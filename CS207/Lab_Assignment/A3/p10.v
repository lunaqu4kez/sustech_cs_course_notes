==> flow/design.v <==
module MemUnit16_8 (
    input clk, rw, rst_n,  
    input [3:0] addr,  
    input [7:0] data_in,  
    output reg [7:0] data_out,  
    output reg data_valid  
);
    reg [127:0] mem;
    always @(posedge clk or negedge rst_n) begin
        if (rst_n == 0) begin
            mem <= 128'h00000000;
        end
        else if (rw == 0) begin
            mem[addr*8+7] <= data_in[7];
            mem[addr*8+6] <= data_in[6];
            mem[addr*8+5] <= data_in[5];
            mem[addr*8+4] <= data_in[4];
            mem[addr*8+3] <= data_in[3];
            mem[addr*8+2] <= data_in[2];
            mem[addr*8+1] <= data_in[1];
            mem[addr*8+0] <= data_in[0];
        end
    end
    always @(rw, rst_n, addr) begin
        data_out[7] = (rw == 1 & rst_n == 1) ? mem[addr*8+7] : 0;
        data_out[6] = (rw == 1 & rst_n == 1) ? mem[addr*8+6] : 0;
        data_out[5] = (rw == 1 & rst_n == 1) ? mem[addr*8+5] : 0;
        data_out[4] = (rw == 1 & rst_n == 1) ? mem[addr*8+4] : 0;
        data_out[3] = (rw == 1 & rst_n == 1) ? mem[addr*8+3] : 0;
        data_out[2] = (rw == 1 & rst_n == 1) ? mem[addr*8+2] : 0;
        data_out[1] = (rw == 1 & rst_n == 1) ? mem[addr*8+1] : 0;
        data_out[0] = (rw == 1 & rst_n == 1) ? mem[addr*8+0] : 0;
        data_valid = rw & rst_n == 1;
    end
endmodule
---- Tool chain data of MemUnit16_8 ----
The steps from the RTL of MemUnit16_8 to its reports follow in flow order.
Line numbers count from 1 in the design file above.
Operators carry their Yosys type and port widths (W data, S select, Z words).
Cell names lack the library's common part.
Not given: -
design
  design top .............................. MemUnit16_8
  clock input ............................. clk
  standard-cell library ................... sky130hd
  corner .................................. tt_025C_1v80

---- Elaborated design ----
Yosys after proc, flatten, opt, wreduce and memory -nomap, before mapping. Enables and synchronous resets that opt folds into registers are not counted as muxes. Memory bits, and registers merged into a memory's read port (data or address), are not among the register bits. Print and check cells are not counted. Equal cells are merged and count once.
storage and ports
  bits in registers ....................... 128
  bits of input ports ..................... 15
  output and inout port bits .............. 9
  elaborated cells ........................ 73
cells by class
  add/sub/neg operators ................... 15
  shift operators ......................... 24
  muxes and demuxes ....................... 8
  bitwise operators ....................... 25
operators with widths
  cell                        number
  $shift A1 B33 Y128          8
  $shift A1 B33 Y128 const A  8
  $and A128 B128 Y128         8
  $or A128 B128 Y128          8
  $not A128 Y128              8
  $shiftx A128 B9 Y1          7
  $neg A32 Y33                6
  $shiftx A128 B8 Y1          1
  $neg A7 Y33                 1
  $neg A8 Y33                 1
  $add A7 B3 Y8 const B       4
  $add A7 B2 Y8 const B       2
  $add A7 B1 Y8 const B       1
  $mux W1                     8
  $and A1 B1 Y1               1

---- Longest topological paths ----
Depth = most cells in a row (Yosys ltp): at word level without a register or memory, in the mapped netlist without a sequential cell, where the memories' decode and read muxes count.
logic depth
  depth in word-level cells ............... 20
  ABC_AREA ................................ 0
  gate-level depth with buffers ........... 9
  gate-level depth less buffers ........... 7

---- After synthesis ----
Yosys stat after the flow's synthesis: flattened, memories mapped to cells. It holds for the ABC_AREA given above (unset counts as 0); a run with the other value may have another netlist.
cell types
  cell type  number  total area (um^2)
  dfrtp_1    128     3.2E+03
  a22o_1     56      490.47
  nand2_1    116     435.418
  mux4_2     19      427.91
  o21ai_0    60      300.288
  mux2i_1    29      290.278
  mux2_1     12      135.13
  ha_1       7       87.584
  nor2b_1    8       50.048
  nor3_2     5       50.048
  nor2_1     13      48.797
  buf_4      6       45.043
  mux2_2     4       45.043
  nand3_1    9       45.043
  and2_1     7       43.792
  nor4_4     2       42.541
  buf_2      8       40.038
  a211oi_1   5       37.536
Not listed: further types 27, cells in them 50.
synthesis totals
  standard cells after synthesis .......... 544
  synthesis area .......................... 6203.4 um^2
  sequential part of the area ............. 3203.1 um^2
  flip-flops .............................. 128
  buffer cells ............................ 24

---- Path before layout ----
Source: OpenSTA report_checks on the synthesized netlist (no wires, ideal clock, input and output delay 20% of the period each), path of least setup slack; recovery checks are left aside. Register names are those of the netlist, which keeps one name where synthesis merged equal registers.
timing path post-synthesis
  kind .................................... input to register
  start ................................... input port addr[1]
  end ..................................... register mem[64]
  period .................................. 3.45 ns
  external input delay .................... 0.690 ns
  setup time .............................. 0.127 ns
  launch time at the first pin ............ 0.690 ns
  arrival time ............................ 2.621 ns
  required time ........................... 3.323 ns
  setup slack ............................. 0.702 ns
  delay of the path ....................... 2.058 ns
  stages .................................. 7
  path buffers ............................ 1
  period reached after synthesis .......... 2.748 ns
"delay of the path" = arrival - input delay + setup time.
"stages" counts driving pins, that of a launching flip-flop among them; a cell with two outputs on the path counts twice.
"period reached after synthesis" = period - worst setup slack (recovery checks aside). The figure is calculated, with input and output delays left at 20% of the set period.
Lines with a computed index may be missing from the assigning lines.
on the way, post-synthesis
  path through ............................ buf_4 -> clkinv_1 -> ha_1 -> ha_1 -> nor4b_1 -> nand2_1 -> mux2_1
RTL lines, path post-synthesis
  element      RTL line  RTL
  from (decl)  3         input [3:0] addr,
  to (assign)  11        mem <= 128'h00000000;
  to (decl)    8         reg [127:0] mem;
Chain of elaborated cells between the ends: none given.

---- Path in the finished layout ----
Path of least setup slack in the final report of run 2 (OpenROAD, finished layout, wires in). Where an end is a register, its clock arrival counts in the times.
timing path post-layout
  kind .................................... register to output
  start ................................... register mem[3]
  end ..................................... output port data_out[3]
  period .................................. 2.24 ns
  external output delay ................... 0.45 ns
  launch time at the first pin ............ 0.42 ns
  arrival time ............................ 1.89 ns
  required time ........................... 1.79 ns
  setup slack ............................. -0.10 ns
  stages .................................. 5
  path buffers ............................ 1
The rows between start and end are the longest chain of elaborated cells between them; the timing report does not say that the signal goes this way. Where chains are equally long, one stands for them.
Each line given opens the expression or statement behind the cell; cells for indexed reads and writes are added by Yosys, which also makes memories of some case tables.
Lines with a computed index may be missing from the assigning lines.
on the way, post-layout
  path through ............................ dfrtp_1 -> mux4_2 -> mux2i_4 -> o22ai_2 -> buf_2
  cells in the longest elaborated chain ... 2
  elaborated cells between the ends (all ways) .. 2
  source lines of those cells ............. 1
  classes of those cells .................. 1 x shift; 1 x mux
RTL lines, path post-layout
  element             RTL line  RTL
  from (decl)         8         reg [127:0] mem;
  from (assign)       11        mem <= 128'h00000000;
  $shiftx A128 B9 Y1  29        data_out[3] = (rw == 1 & rst_n == 1) ? mem[addr*8+3] : 0;
  $mux W1             29
  to (decl)           5         output reg [7:0] data_out,

Memo
Re: implementation data of MemUnit16_8

2 stored runs of MemUnit16_8 in the flow (synthesis by Yosys, layout by OpenROAD, sky130hd cells), in arbitrary order. Constraints: input delay and output delay 20% of the set period each, output load 0.01 pF.
"achieved clock period (ns)" is the run's clock period less its worst setup slack. It is reckoned from that one timing run; input and output delays stay at 20% of the period that was set.
"worst setup path time (ns)" is the time allowed to the run's worst setup path (the clock period less input and output delay, where it has them) less its slack. Clock arrival times count: a late capture clock shortens it, a late launch clock lengthens it.
"finish__power__total" is the tool's figure for a default switching activity; nothing was simulated.

Flow files of run 1
==> flow/run.sh <==
#!/bin/bash
# the make line also repeats the synthesis and layout settings of config.mk as NAME=value (left out here)
make -C /OpenROAD-flow-scripts/flow DESIGN_CONFIG=/design/flow/config.mk WORK_HOME=/design/flow/orfs CLKGATE_MAP_FILE= finish
==> flow/config.mk <==
export PLATFORM = sky130hd
export DESIGN_NAME = MemUnit16_8
export DESIGN_NICKNAME = MemUnit16_8
export VERILOG_FILES = /design/flow/design.v
export SDC_FILE = /design/flow/constraint.sdc
export NUM_CORES = 4
export LEC_CHECK = 0
export CAP_MARGIN = 20
export CELL_PAD_IN_SITES_DETAIL_PLACEMENT = 2
export CORE_ASPECT_RATIO = 1.9
export CORE_MARGIN = 2
export CORE_UTILIZATION = 70
export CTS_CLUSTER_DIAMETER = 71
export PLACE_DENSITY = 0.52
export SETUP_SLACK_MARGIN = 0.07
export SLEW_MARGIN = 20
==> flow/constraint.sdc <==
create_clock -name core_clock -period 2.25 [get_ports {clk}]
set_input_delay 0.4500 -clock core_clock [delete_from_list [all_inputs] [get_ports {clk}]]
set_output_delay 0.4500 -clock core_clock [all_outputs]
set_load 0.01 [all_outputs]

report of run 1: did not finish, place, DPL-0033

Flow files of run 2
==> flow/run.sh <==
#!/bin/bash
# the make line also repeats the synthesis and layout settings of config.mk as NAME=value (left out here)
make -C /OpenROAD-flow-scripts/flow DESIGN_CONFIG=/design/flow/config.mk WORK_HOME=/design/flow/orfs CLKGATE_MAP_FILE= finish
==> flow/config.mk <==
export PLATFORM = sky130hd
export DESIGN_NAME = MemUnit16_8
export DESIGN_NICKNAME = MemUnit16_8
export VERILOG_FILES = /design/flow/design.v
export SDC_FILE = /design/flow/constraint.sdc
export NUM_CORES = 4
export LEC_CHECK = 0
export CAP_MARGIN = 25
export CELL_PAD_IN_SITES_DETAIL_PLACEMENT = 1
export CORE_ASPECT_RATIO = 0.97
export CORE_MARGIN = 10
export CORE_UTILIZATION = 42
export MAX_ROUTING_LAYER = met5
export PLACE_DENSITY_LB_ADDON = 0.24
export SLEW_MARGIN = 5
export TNS_END_PERCENT = 100
==> flow/constraint.sdc <==
create_clock -name core_clock -period 2.24 [get_ports {clk}]
set_input_delay 0.4480 -clock core_clock [delete_from_list [all_inputs] [get_ports {clk}]]
set_output_delay 0.4480 -clock core_clock [all_outputs]
set_load 0.01 [all_outputs]

report of run 2
yosys chip area after synthesis (um^2): 6203.4
finish__design__die__area: 20031.6
finish__design__instance__utilization: 0.5500
finish__timing__setup__ws: -0.100
finish__timing__hold__ws: 0.136
finish__power__total: 7.171e-03
achieved clock period (ns): 2.340
worst setup path time (ns): 1.89
worst setup path kind: register to output
